==> flow/design.v <==
module I2C_slave_read_bit (
    input clk,
    input rst_n,
    input bit_read_en,   
    output reg bit_read_o,   
    output bit_read_err,
    output bit_read_finish,
    input scl_i,
    input sda_i
);
    reg scl_last;
    wire scl_rise, scl_fall;
    always @(posedge clk or negedge rst_n) begin
        if (!rst_n) begin
            scl_last <= 1'b1;
        end
        else begin
            scl_last <= scl_i;
        end
    end
    assign scl_fall = scl_last && (~scl_i);
    assign scl_rise = (~scl_last) && scl_i;
    reg enabled;
    always @(posedge clk or negedge rst_n) begin
        if (!rst_n) begin
            enabled <= 1'b0;
        end
        else if (bit_read_en) begin
            enabled <= 1'b1;
        end
        else if ((~bit_read_en) || scl_fall) begin
            enabled <= 1'b0;
        end
        else begin
            enabled <= enabled;
        end
    end
    always @(posedge clk or negedge rst_n) begin
        if (!rst_n) begin
            bit_read_o <= 1'b0;
        end
        else if (enabled && scl_rise) begin
            bit_read_o <= sda_i;
        end
        else begin
            bit_read_o <= bit_read_o;
        end
    end
    reg sda_last;
    always @(posedge clk or negedge rst_n) begin
        if (!rst_n) begin
            sda_last <= 1'b1;
        end
        else begin
            sda_last <= sda_i;
        end
    end
    assign bit_read_err = enabled && scl_i && (sda_last != sda_i);
    assign bit_read_finish = enabled && scl_fall;
endmodule
module I2C_slave_read_byte (
    input clk,
    input rst_n,
    input byte_read_en,   
    output [7:0] byte_read_o,   
    output reg byte_read_err,
    output reg byte_read_finish,
    input scl_i,
    input sda_i
);
    wire bit_read_en, bit_read_o, bit_read_err, bit_read_finish;
    I2C_slave_read_bit read_bit (
        .clk            (clk),
        .rst_n          (rst_n),
        .bit_read_en    (bit_read_en),
        .bit_read_o     (bit_read_o),
        .bit_read_err   (bit_read_err),
        .bit_read_finish(bit_read_finish),
        .scl_i          (scl_i),
        .sda_i          (sda_i)
    );
    reg  scl_last;
    wire scl_fall;
    always @(posedge clk or negedge rst_n) begin
        if (!rst_n) begin
            scl_last <= 1'b1;
        end
        else begin
            scl_last <= scl_i;
        end
    end
    assign scl_fall = scl_last && (~scl_i);
    reg [2:0] counter;
    always @(posedge clk or negedge rst_n) begin
        if (!rst_n) begin
            counter <= 3'b000;
        end
        else if (!byte_read_en) begin
            counter <= 3'b000;
        end
        else if (bit_read_finish) begin
            if (counter == 3'b111) begin
                counter <= 3'b000;
            end
            else begin
                counter <= counter + 1;
            end
        end
        else begin
            counter <= counter;
        end
    end
    reg enabled;
    always @(posedge clk or negedge rst_n) begin
        if (!rst_n) begin
            enabled <= 1'b0;
        end
        else if (byte_read_en) begin
            enabled <= 1'b1;
        end
        else if ((~byte_read_en) || ((counter == 3'b111) && bit_read_finish)) begin
            enabled <= 1'b0;
        end
        else begin
            enabled <= enabled;
        end
    end
    assign bit_read_en = byte_read_en;
    reg [7:0] shift_register;
    always @(posedge clk or negedge rst_n) begin
        if (!rst_n) begin
            shift_register <= 8'b0000_0000;
        end
        else if (bit_read_finish) begin
            shift_register <= {shift_register[6:0], bit_read_o};
        end
        else begin
            shift_register <= shift_register;
        end
    end
    assign byte_read_o = shift_register;
    always @(posedge clk or negedge rst_n) begin
        if (!rst_n) begin
            byte_read_err <= 1'b0;
        end
        else if (!enabled) begin
            byte_read_err <= 1'b0;
        end
        else if (bit_read_err) begin
            byte_read_err <= 1'b1;
        end
        else begin
            byte_read_err <= byte_read_err;
        end
    end
    always @(posedge clk or negedge rst_n) begin
        if (!rst_n) begin
            byte_read_finish <= 1'b0;
        end
        else if (bit_read_finish && (counter == 3'b111)) begin
            byte_read_finish <= 1'b1;
        end
        else begin
            byte_read_finish <= 1'b0;
        end
    end
endmodule
# Reports on I2C_slave_read_byte
# The steps from the RTL of I2C_slave_read_byte to its reports follow in flow order.
# Line numbers count from 1 in the design file above.
# Operators carry their Yosys type and port widths (W data, S select, Z words).
# Cell names lack the library's common part.
# A cell with n/a has no value.
# design
design	I2C_slave_read_byte
clock	clk
lib	sky130hd
pvt_corner	tt_025C_1v80

# Elaborated design
# Counts by Yosys on the flattened word-level netlist (proc, flatten, opt, wreduce; memories kept). Register bits leave out memories and registers merged into their read ports (data or address). Print and check cells are left out. Cells with the same type and inputs are merged into one.
# word_totals
ff_bits	18
latch_bits	0
ramBits	0
mem_bits_ro	0
clocked_rd_ports_x_width	0
n_memories	0
input_bits	5
output_inout_bits	10
elab_cells	38
# op_classes
n_addsub	1
n_mul	0
div_mod_pow	0
compare	0
equal	4
shift	0
n_mux	10
logic	3
n_reduce_logical	11
# op_table
op	n
$mux W3	3
$logic_and A1 B1 Y1	7
$mux W1	7
$ne A2 B1 Y1 const B	2
$reduce_bool A2 Y1	2
$not A1 Y1	3
$add A3 B1 Y3 const B	1
$eq A3 B3 Y1 const B	1
$logic_or A1 B1 Y1	2
$ne A1 B1 Y1	1

# Longest topological paths
# Longest topological path by Yosys (ltp), each cell counted once; first at word level (registers and memories cut), then after technology mapping (sequential cells cut; the memories' decode and read muxes count).
# logic_depth
word_depth	7
abc_area	0
ltp_mapped	4
depth_no_buf	4

# Mapped cells and area
# Source: synth_stat.txt of the flow (Yosys; design flattened, memories mapped). It holds for the ABC_AREA given above (unset counts as 0); a run with the other value may have another netlist.
# types
type	n	area_total_um2
dfrtp_1	16	400.384
mux2_4	6	90.086
dfstp_2	2	52.55
mux2_2	3	33.782
mux2i_1	3	30.029
ha_1	2	25.024
nand2_1	5	18.768
nand3b_1	2	15.014
buf_6	1	11.261
and3b_2	1	10.01
or3b_1	1	8.758
xnor2_1	1	8.758
and2_2	1	7.507
clkbuf_1	2	7.507
nand3_1	1	5.005
o21ai_0	1	5.005
# synth_totals
cell_count	48
mapped_area_um2	729.4
sequential_area_um2	452.9
ffs	18
n_buf	3
# The figures by module come from a second, unflattened synthesis with its own total; it is not the netlist above.
# unflattened
hier_cells	46
area_unflattened_um2	728.2
# Rows give one instance, submodules left out.
# modules
module	instances	cells	mod_area_um2	seq_area_um2
I2C_slave_read_byte	1	36	574.3	350.3
I2C_slave_read_bit	1	10	153.9	102.6

# Timing after synthesis
# OpenSTA on the mapped netlist: ideal clock, no wires. The path of least setup slack (recovery checks aside). Input and output delay are each 20% of the period. Register names are those of the netlist, which keeps one name where synthesis merged equal registers.
# synth_path
path_type	register to register
startpoint	reg counter[0]
endpoint	reg counter[0]
period_ns	1.53
setup_ns	0.079
t_first_pin_ns	0.000
arrival_ns	1.212
t_required_ns	1.451
setup_slack_ns	0.239
path_delay_ns	1.291
stages	5
path_buffers	0
period_less_setup_slack_ns	1.291
# "path_delay_ns" is the arrival time less input delay plus setup time.
# "stages": output pins that drive a net of the path, with the launching flip-flop's if there is one; two outputs of one cell count as two.
# "period_less_setup_slack_ns" is the clock period less the worst setup slack; recovery checks do not enter. This is arithmetic on one report: input and output delays are still those of the set period (20% each).
# The rows between start and end are the longest chain of elaborated cells between them; the timing report does not say that the signal goes this way. Where chains are equally long, one stands for them.
# Each line given opens the expression or statement behind the cell; cells for indexed reads and writes are added by Yosys, which also makes memories of some case tables.
# At most two assigning lines are given for a register; there are more.
# synth_between
cell_sequence	dfrtp_1 -> ha_1 -> ha_1 -> or3b_1 -> mux2i_1
elab_chain_cells	4
cells_between	5
classes_between	add/sub: 1; eq/ne: 1; mux: 3
# synth_rtl
element	line	text
from (decl)	93	reg [2:0] counter;
from (assign)	106	counter <= counter + 1;
from (assign)	110	counter <= counter;
$add A3 B1 Y3	106
$mux W3	102	if (counter == 3'b111) begin
$mux W3	101	else if (bit_read_finish) begin
$mux W3	98	else if (!byte_read_en) begin
to (assign)	106
to (assign)	110
to (decl)	93

# Path in the finished layout
# From the final timing report of entry A: the path of least setup slack in the routed layout; clock arrival at registers is part of the times.
# layout_path
path_type	register to register
startpoint	reg counter[1]
endpoint	reg counter[0]
period_ns	0.838
setup_ns	0.07
t_first_pin_ns	0.28
arrival_ns	1.51
t_required_ns	1.05
setup_slack_ns	-0.46
stages	5
path_buffers	0
# The rows between start and end are the longest chain of elaborated cells between them; the timing report does not say that the signal goes this way. Where chains are equally long, one stands for them.
# At most two assigning lines are given for a register; there are more.
# layout_between
cell_sequence	dfrtp_1 -> ha_2 -> ha_4 -> or3b_1 -> mux2i_1
elab_chain_cells	4
cells_between	4
classes_between	eq/ne: 1; mux: 3
# layout_rtl
element	line	text
from (decl)	93	reg [2:0] counter;
from (assign)	106	counter <= counter + 1;
from (assign)	110	counter <= counter;
$eq A3 B3 Y1	102	if (counter == 3'b111) begin
$mux W3	102
$mux W3	101	else if (bit_read_finish) begin
$mux W3	98	else if (!byte_read_en) begin
to (assign)	106
to (assign)	110
to (decl)	93

# 2 stored runs of I2C_slave_read_byte in the flow (synthesis by Yosys, layout by OpenROAD, sky130hd cells), in arbitrary order. Constraints: input delay and output delay 20% of the set period each, output load 0.01 pF.
# "achievedPeriod_ns" means the clock period less the worst setup slack. The figure is calculated, with input and output delays left at 20% of the set period.
# "timing.worst_path_ns" means the part of the period allowed to the worst setup path (the constraints hold back 20% at inputs and 20% at outputs) less its slack; where the path has registers, the arrival times of their clocks count too.
# "power_total_uw" rests on the timing tool's default activity at the inputs, not on a simulated workload.
# Settings: - = not set for that run.
# Results: - = not shown.
run	period_ns	CAP_MARGIN	CORE_MARGIN	CORE_UTILIZATION	SLEW_MARGIN	SETUP_SLACK_MARGIN	PLACE_DENSITY	CORE_ASPECT_RATIO	CELL_PAD_IN_SITES_GLOBAL_PLACEMENT	TNS_END_PERCENT	ABC_AREA	MAX_ROUTING_LAYER	die_footprint_um2	total_negative_slack_ns	post_synth_area_um2	timing.worst_path_ns	timing.worst_path_kind	finish.stdcell_area_um2	power_total_uw	final_util_pct	worst_setup_slack_ns	achievedPeriod_ns
entry A	0.838	20	2	40	20	-	-	-	-	-	-	-	2181.4	-6.285	729.4	1.30	register to register	1106.1	2708	64.1	-0.460	1.298
entry B	1.16	20	9	66	30	0.06	0.86	0.99	1	30	0	met4	-	-	-	-	-	-	-	-	-	-
# Entry B: not finished: placement ended with error GPL-0301
